==> flow/design.v <==
package common;
  localparam logic [31:0] NOP = 32'h00000013;
  localparam GHR_SIZE = 5;
  typedef enum logic [3:0] {
    ALU_AND  = 4'b0000,
    ALU_OR   = 4'b0001,
    ALU_ADD  = 4'b0010,
    ALU_SUB  = 4'b0110,
    ALU_SLL  = 4'b0011,
    ALU_SLT  = 4'b0100,
    ALU_SLTU = 4'b0101,
    ALU_XOR  = 4'b0111,
    ALU_SRL  = 4'b1000,
    ALU_SRA  = 4'b1010
  } alu_control_type;
  typedef enum logic [2:0] {
    R_TYPE,
    I_TYPE,
    S_TYPE,
    B_TYPE,
    U_TYPE,
    J_TYPE
  } encoding_type;
  typedef enum logic [5:0] {
    noinst,
    add,
    sw,
    lw,
    sub,
    beq,
    bne,
    blt,
    bge,
    bltu,
    bgeu,
    nop,
    addi,
    slli,
    slti,
    sltiu,
    xori,
    srli,
    srai,
    ori,
    andi,
    jalr,
    auipc,
    lui,
    jal,
    sb,
    sh,
    lbu,
    lhu,
    sll,
    slt,
    sltu,
    xor_inst,
    srl,
    sra,
    or_inst,
    and_inst
  } instruction_name;
  typedef struct packed {
    encoding_type encoding;
    logic [1:0] alu_op;
    logic alu_src;
    logic mem_read;
    logic mem_write;
    logic reg_write;
    logic mem_to_reg;
    logic is_branch;
    logic is_lui;
    logic is_auipc;
    logic is_unconditional_jump;
    logic is_jalr;
  } control_type;
  typedef struct packed {
    logic [6:0] funct7;
    logic [2:0] funct3;
  } decoding_fields_type;
  typedef struct packed {
    logic zero_flag;
    logic branch_condition;
  } branch_decision_signals_type;
  typedef enum logic [1:0] {
    FETCH_PC_PLUS4 = 2'b00,
    MEM_PC_PLUS2 = 2'b01,
    MEM_PC_PLUS4 = 2'b10
  } control_pc_plus_type;
  typedef struct packed {
    logic is_taken_branch;
    logic is_correct_address;
    logic is_branch;
    logic PCSrc;
    logic mem_pc_plus4;
    control_pc_plus_type control_pc_plus;
    logic is_unconditional_jump;
  } BEU_output_type;  
  typedef struct packed {
    logic [6:0] funct7;
    logic [4:0] rs2;
    logic [4:0] rs1;
    logic [2:0] funct3;
    logic [4:0] rd;
    logic [6:0] opcode;
  } instruction_type;
  typedef struct packed {
    logic [31:0] pc;
    logic branch_prediction;
    logic is_compressed_instruction;
    instruction_type instruction;
    logic [GHR_SIZE-1:0] ghr;
    logic [GHR_SIZE-1:0] shared_index;
  } if_id_type;
  typedef struct packed {
    logic [31:0] pc;
    logic branch_prediction;
    logic is_compressed_instruction;
    logic [4:0] reg_rd_id;
    logic [4:0] reg_rs1_id;
    logic [4:0] reg_rs2_id;
    logic [31:0] data1;
    logic [31:0] data2;
    logic [31:0] immediate_data;
    control_type control;
    decoding_fields_type decoding_fields;
    logic [GHR_SIZE-1:0] ghr;
    logic [GHR_SIZE-1:0] shared_index;
  } id_ex_type;
  typedef struct packed {
    logic [31:0] pc;
    logic [4:0] reg_rd_id;
    logic branch_prediction;
    logic is_compressed_instruction;
    control_type control;
    logic [31:0] alu_data;
    logic [31:0] memory_data;
    branch_decision_signals_type branch_decision_signals;
    logic [31:0] target_address;
    decoding_fields_type decoding_fields;
    logic [GHR_SIZE-1:0] ghr;
    logic [GHR_SIZE-1:0] shared_index;
  } ex_mem_type;
  typedef struct packed {
    logic [4:0]  reg_rd_id;
    logic [31:0] memory_data;
    logic [31:0] alu_data;
    control_type control;
  } mem_wb_type;
  function [31:0] immediate_extension(instruction_type instruction, encoding_type inst_encoding);
    case (inst_encoding)
      I_TYPE:
      immediate_extension = {{20{instruction.funct7[6]}}, {instruction.funct7, instruction.rs2}};
      S_TYPE:
      immediate_extension = {{20{instruction.funct7[6]}}, {instruction.funct7, instruction.rd}};
      B_TYPE:
      immediate_extension = {
        {19{instruction.funct7[6]}},
        {instruction.funct7[6], instruction.rd[0], instruction.funct7[5:0], instruction.rd[4:1]},
        {1'b0}
      };
      U_TYPE:
      immediate_extension = {
        {instruction.funct7, instruction.rs2, instruction.rs1, instruction.funct3}, {12'b0}
      };
      J_TYPE:
      immediate_extension = {
        {12{instruction.funct7[6]}},
        {
          instruction.rs1,
          instruction.funct3,
          instruction.rs2[0],
          instruction.funct7[5:0],
          instruction.rs2[4:1]
        },
        {1'b0}
      };
      default:
      immediate_extension = {{20{instruction.funct7[6]}}, {instruction.funct7, instruction.rs2}};
    endcase
  endfunction
endpackage
package instruction_pkg;
  localparam logic [31:0] NOP_INSTRUCTION = {{25{1'b0}},{7'b0010011}};
  localparam logic [16:0] ADD_INSTRUCTION = {7'b0000000, 3'b000, 7'b0110011};
  localparam logic [16:0] SUB_INSTRUCTION = {7'b0100000, 3'b000, 7'b0110011};
  localparam logic [16:0] SLL_INSTRUCTION = {7'b0000000, 3'b001, 7'b0110011};
  localparam logic [16:0] SLT_INSTRUCTION = {7'b0000000, 3'b010, 7'b0110011};
  localparam logic [16:0] SLTU_INSTRUCTION = {7'b0000000, 3'b011, 7'b0110011};
  localparam logic [16:0] XOR_INSTRUCTION = {7'b0000000, 3'b100, 7'b0110011};
  localparam logic [16:0] SRL_INSTRUCTION = {7'b0000000, 3'b101, 7'b0110011};
  localparam logic [16:0] SRA_INSTRUCTION = {7'b0100000, 3'b101, 7'b0110011};
  localparam logic [16:0] OR_INSTRUCTION = {7'b0000000, 3'b110, 7'b0110011};
  localparam logic [16:0] AND_INSTRUCTION = {7'b0000000, 3'b111, 7'b0110011};
  localparam logic [9:0] LB_INSTRUCTION = {3'b000, 7'b0000011};   
  localparam logic [9:0] LH_INSTRUCTION = {3'b001, 7'b0000011};   
  localparam logic [9:0] LW_INSTRUCTION = {3'b010, 7'b0000011};   
  localparam logic [9:0] LBU_INSTRUCTION = {3'b100, 7'b0000011};   
  localparam logic [9:0] LHU_INSTRUCTION = {3'b101, 7'b0000011};   
  localparam logic [9:0] FENCE_INSTRUCTION = {3'b000, 7'b0001111};   
  localparam logic [9:0] FENCEI_INSTRUCTION = {3'b001, 7'b0001111};   
  localparam logic [9:0] ADDI_INSTRUCTION = {3'b000, 7'b0010011};   
  localparam logic [16:0] SLLI_INSTRUCTION = {7'b0000000, 3'b001, 7'b0010011};   
  localparam logic [9:0] SLTI_INSTRUCTION = {3'b010, 7'b0010011};   
  localparam logic [9:0] SLTIU_INSTRUCTION = {3'b011, 7'b0010011};   
  localparam logic [9:0] XORI_INSTRUCTION = {3'b100, 7'b0010011};   
  localparam logic [16:0] SRLI_INSTRUCTION = {7'b0000000, 3'b101, 7'b0010011};   
  localparam logic [16:0] SRAI_INSTRUCTION = {7'b0100000, 3'b101, 7'b0010011};   
  localparam logic [9:0] ORI_INSTRUCTION = {3'b110, 7'b0010011};   
  localparam logic [9:0] ANDI_INSTRUCTION = {3'b111, 7'b0010011};   
  localparam logic [6:0] AUIPC_INSTRUCTION = {7'b0010111};   
  localparam logic [6:0] LUI_INSTRUCTION = {7'b0110111};   
  localparam logic [6:0] JAL_INSTRUCTION = {7'b1101111};   
  localparam logic [9:0] JALR_INSTRUCTION = {3'b000, 7'b1100111};   
  localparam logic [9:0] SB_INSTRUCTION = {3'b000, 7'b0100011};   
  localparam logic [9:0] SH_INSTRUCTION = {3'b001, 7'b0100011};   
  localparam logic [9:0] SW_INSTRUCTION = {3'b010, 7'b0100011};   
  localparam logic [9:0] BEQ_INSTRUCTION = {3'b000, 7'b1100011};   
  localparam logic [9:0] BNE_INSTRUCTION = {3'b001, 7'b1100011};   
  localparam logic [9:0] BLT_INSTRUCTION = {3'b100, 7'b1100011};   
  localparam logic [9:0] BGE_INSTRUCTION = {3'b101, 7'b1100011};   
  localparam logic [9:0] BLTU_INSTRUCTION = {3'b110, 7'b1100011};   
  localparam logic [9:0] BGEU_INSTRUCTION = {3'b111, 7'b1100011};   
endpackage
`timescale 1ns / 1ps
module uart(
    input logic clk,
    input logic reset_n,
    input logic io_rx,
    output logic io_data_valid,
    output logic [7:0] io_data_packet 
);
    localparam BAUD = 9600;  
    localparam FREQUENCY_IN_HZ = 50_000_000;
    localparam BAUD_COUNT_CHECK = FREQUENCY_IN_HZ / BAUD;
    localparam NUM_DATA_BITS = 8;  
    typedef enum {standby, wait_half_start_bit, wait_full_data_bit, capture_data_bit, wait_full_last_bit} uart_state_type;
    uart_state_type uart_state, uart_state_next;
    integer uart_counter_reg, uart_counter_next;
    integer data_bit_count_reg, data_bit_count_next;
    logic [7:0] data_packet_reg, data_packet_next;
    logic data_valid_next;
    always_ff @ (posedge clk)
    begin
        if (reset_n == 0) begin
            uart_state <= standby;
            uart_counter_reg <= 0;
            data_bit_count_reg <= 0;
            io_data_valid <= 0;            
            data_packet_reg <= 0;
        end 
        else begin
            uart_state <= uart_state_next;            
            uart_counter_reg <= uart_counter_next;
            data_bit_count_reg <= data_bit_count_next;
            io_data_valid <= data_valid_next;   
            data_packet_reg <= data_packet_next;        
        end
    end 
    always_comb
    begin
        uart_state_next <= uart_state;
        uart_counter_next <= uart_counter_reg;
        data_packet_next <= data_packet_reg;
        data_bit_count_next <= data_bit_count_reg;
        data_valid_next <= 0;
        case (uart_state)
            standby:
                if (io_rx == 0) begin
                    uart_state_next <= wait_half_start_bit;
                end                        
            wait_half_start_bit: 
            begin
                uart_counter_next <= uart_counter_reg + 1;
                if (uart_counter_reg == BAUD_COUNT_CHECK/2) begin
                    uart_counter_next <= 0;
                    uart_state_next <= wait_full_data_bit;
                end
            end
            wait_full_data_bit: 
            begin
                uart_counter_next <= uart_counter_reg + 1; 
                if (uart_counter_reg == BAUD_COUNT_CHECK) begin
                    uart_counter_next <= 0;
                    uart_state_next <= capture_data_bit;
                end 
            end 
            capture_data_bit: 
            begin
                data_packet_next <= {io_rx, data_packet_reg[NUM_DATA_BITS-1:1]};
                data_bit_count_next <= data_bit_count_reg + 1;
                uart_state_next <= (data_bit_count_reg == NUM_DATA_BITS-1) ? wait_full_last_bit : wait_full_data_bit;
            end    
            wait_full_last_bit:
            begin
                uart_counter_next <= uart_counter_reg + 1; 
                if (uart_counter_reg == BAUD_COUNT_CHECK) begin
                    uart_state_next <= standby;
                    data_bit_count_next <= 0;
                    uart_counter_next <= 0; 
                    data_valid_next <= 1;         
                end 
            end                             
        endcase
    end
    assign io_data_packet = data_packet_reg;
endmodule
======== Step by step through the tools: uart ========
What the tools print for uart, step after step.
Lines are those of the file above, counted from 1.
Library cell names are shortened.
Not given: -
inputs
  design top .............................. uart
  clock port .............................. clk
  standard-cell library ................... sky130hd
  library corner .......................... tt_025C_1v80

======== Word-level counts ========
Source: Yosys, flattened and elaborated, memories not mapped. Widths are those after wreduce. Registers that Yosys merges into a memory's read port (data or address) are not register bits. Print and check cells do not count. Equal cells are merged and count once.
bit counts
  bits of input ports ..................... 3
  latch bits .............................. 0
  word-level cells ........................ 37
  word width x clocked read ports ......... 0
  ROM bits ................................ 0
  output and inout bits ................... 9
  memory bits (writable) .................. 0
  register bits ........................... 105
  memory cells ............................ 0
operators by class
  eq/ne operators ......................... 11
  magnitude comparators ................... 0
  divide/modulo/power cells ............... 0
  reduce/logical cells .................... 8
  bitwise operators ....................... 0
  $add $sub $neg .......................... 2
  $mul .................................... 0
  shift-type cells ........................ 0
  multiplexer cells ....................... 11
operators by type and width
  cell                                                                count
  32-bit 2-to-1 mux                                                   6
  32-bit case mux with 5-bit select                                   1
  32-bit case mux with 2-bit select                                   2
  32-bit by 2-bit adder with 32-bit output (second input constant)    2
  32-bit by 2-bit == test with 1-bit output (second input constant)   2
  32-bit by 1-bit == test with 1-bit output (second input constant)   1
  32-bit by 13-bit == test with 1-bit output (second input constant)  1
  32-bit by 14-bit == test with 1-bit output (second input constant)  1
  32-bit by 3-bit == test with 1-bit output (second input constant)   1
  32-bit by 4-bit == test with 1-bit output (second input constant)   1
  32-bit logical NOT                                                  1
  2-bit inequality test (second input constant)                       4
  5-bit AND reduction                                                 1
  5-bit nonzero test                                                  1
  2-bit AND reduction                                                 2
  2-bit nonzero test                                                  2
  3-bit 2-to-1 mux                                                    1
  2-bit OR reduction                                                  1
  1-bit 2-to-1 mux                                                    1

======== Longest topological paths ========
Depth = most cells in a row (Yosys ltp): at word level without a register or memory, in the mapped netlist without a sequential cell, where the memories' decode and read muxes count.
logic depth
  depth in word-level cells ............... 3
  ABC_AREA ................................ 0
  depth in mapped cells ................... 9

======== After synthesis ========
The flow's flattened synthesis, as Yosys stat reports it; memories are mapped. The netlist is that of the ABC_AREA named above (0 if unset); the other value can give another one.
Totals and module areas in this step are rounded.
cells by type
  type     count
  dfxtp_1  78
  nor2_1   74
  xnor2_1  31
  nand3_1  32
  nand4_1  22
  nor4_1   21
  xor2_1   15
  nand2_1  33
  mux2i_1  12
  nor3_1   14
  and4_1   6
  and3_1   8
  o31ai_1  6
  or4_1    6
  ha_1     3
  a21oi_1  7
  o21a_1   4
  inv_1    7
Not listed: further types 29, cells in them 53.
mapped netlist
  flip-flops .............................. 78
  synthesis area .......................... 3680 um^2
  buffer cells ............................ 15
  cell count .............................. 432

======== Timing after synthesis ========
Source: OpenSTA report_checks on the synthesized netlist (no wires, ideal clock, input and output delay 20% of the period each), path of least setup slack; recovery checks are left aside. Register names are those of the netlist, which keeps one name where synthesis merged equal registers.
timing path after synthesis
  kind .................................... reg2reg
  start ................................... register uart_counter_reg[0]
  end ..................................... register uart_counter_reg[13]
  launch time at the first pin ............ 0 ps
  clock period ............................ 3860 ps
  stages .................................. 10
  setup slack ............................. 1717 ps
  setup time .............................. 115 ps
  buffers on the path ..................... 2
  arrival time ............................ 2028 ps
  data required time ...................... 3745 ps
  path delay .............................. 2143 ps
  synthesis period reached ................ 2143 ps
"path delay" is the arrival time less input delay plus setup time.
"stages" counts driving pins, that of a launching flip-flop among them; a cell with two outputs on the path counts twice.
"synthesis period reached" = period - worst setup slack (recovery checks aside). The figure is calculated, with input and output delays left at 20% of the set period.
The rows between start and end are the longest chain of elaborated cells between them; the timing report does not say that the signal goes this way. Where chains are equally long, one stands for them.
A line is the first line of the expression or statement that the cell stems from. Yosys adds cells for indexed reads and writes and turns some case tables into memories.
on the way, after synthesis
  path through ............................ dfxtp_1 > inv_1 > ha_1 > nor4b_1 > nand4_1 > or4_1 > o21ai_1 > buf_4 > buf_4 > nor2_1
  length of the longest elaborated chain .. 3
  elaborated cells between the ends (all ways) .. 6
ends and longest elaborated chain, after synthesis
  element                                   RTL line  RTL
  from (decl)                               239       integer uart_counter_reg, uart_counter_next;
  from (assign)                             247       uart_counter_reg <= 0;
  from (assign)                             254       uart_counter_reg <= uart_counter_next;
  32-bit by 2-bit adder with 32-bit output  282       uart_counter_next <= uart_counter_reg + 1;
  32-bit 2-to-1 mux                         283       if (uart_counter_reg == BAUD_COUNT_CHECK) begin
  32-bit case mux with 2-bit select         267       case (uart_state)
  to (assign)                               247
  to (assign)                               254
  to (decl)                                 239

======== Path in the finished layout ========
Path of least setup slack in the final report of run 1 (OpenROAD, finished layout, wires in). Where an end is a register, its clock arrival counts in the times.
The report prints the path's times to 10 ps; the period is as set.
timing path post-layout
  kind .................................... reg2reg
  start ................................... register uart_counter_reg[24]
  end ..................................... register uart_counter_reg[19]
  setup time .............................. 100 ps
  arrival time ............................ 2720 ps
  launch time at the first pin ............ 330 ps
  clock period ............................ 2780 ps
  buffers on the path ..................... 2
  setup slack ............................. 290 ps
  stages .................................. 8
  data required time ...................... 3010 ps
The rows between start and end are the longest chain of elaborated cells between them; the timing report does not say that the signal goes this way. Where chains are equally long, one stands for them.
on the way, post-layout
  path through ............................ dfxtp_1 > nor4_1 > nand4_1 > or4_1 > o21ai_1 > buf_4 > buf_4 > nor2_1
  length of the longest elaborated chain .. 3
  elaborated cells between the ends (all ways) .. 5
ends and longest elaborated chain, post-layout
  element                                     RTL line  RTL
  from (decl)                                 239       integer uart_counter_reg, uart_counter_next;
  from (assign)                               247       uart_counter_reg <= 0;
  from (assign)                               254       uart_counter_reg <= uart_counter_next;
  32-bit by 14-bit == test with 1-bit output  283       if (uart_counter_reg == BAUD_COUNT_CHECK) begin
  32-bit 2-to-1 mux                           283
  32-bit case mux with 2-bit select           267       case (uart_state)
  to (assign)                                 247
  to (assign)                                 254
  to (decl)                                   239

Lab notebook: uart

Design uart on sky130hd. What follows are 2 stored runs of the flow, each under its own settings; their order means nothing. The constraints put input and output delay at 20% of the set period each and load the outputs with 0.01 pF.
"achieved period": clock period set for the run, less the worst setup slack. It is reckoned from that one timing run; input and output delays stay at 20% of the period that was set.
"critical path time": the worst setup path's part of the clock period (all of it between registers, 20% less for each end at a port) less its slack. A launch clock that arrives late makes it longer, a capture clock that arrives late makes it shorter.
"critical path time" is given in steps of 10 ps.
The results are shown rounded.

---- run 1 ----
settings
  period_ns = 2.78
  CORE_UTILIZATION = 15
  SETUP_SLACK_MARGIN = 0.07
  PLACE_DENSITY = 0.48
  TNS_END_PERCENT = 35
  GPL_TIMING_DRIVEN = 0
  GPL_ROUTABILITY_DRIVEN = 1
  SLEW_MARGIN = 20
  CAP_MARGIN = 20
  CORE_MARGIN = 2
results
  critical path time ...................... 2490 ps
  worst setup path kind ................... reg2reg
  worst slack on setup checks ............. 288 ps
  synthesis area .......................... 3680 um^2
  smallest hold slack ..................... 457 ps
  standard-cell area after layout ......... 4510 um^2
  post-layout utilization ................. 18.7 %
  achieved period ......................... 2492 ps
  area inside the die boundary ............ 25800 um^2

---- run 2 ----
settings
  period_ns = 2.64
  CAP_MARGIN = 20
  CORE_MARGIN = 2
  CORE_UTILIZATION = 40
  SLEW_MARGIN = 20
results
  critical path time ...................... 2280 ps
  worst setup path kind ................... reg2reg
  worst slack on setup checks ............. 361 ps
  synthesis area .......................... 3680 um^2
  smallest hold slack ..................... 463 ps
  standard-cell area after layout ......... 4150 um^2
  post-layout utilization ................. 47.1 %
  achieved period ......................... 2279 ps
  area inside the die boundary ............ 9980 um^2
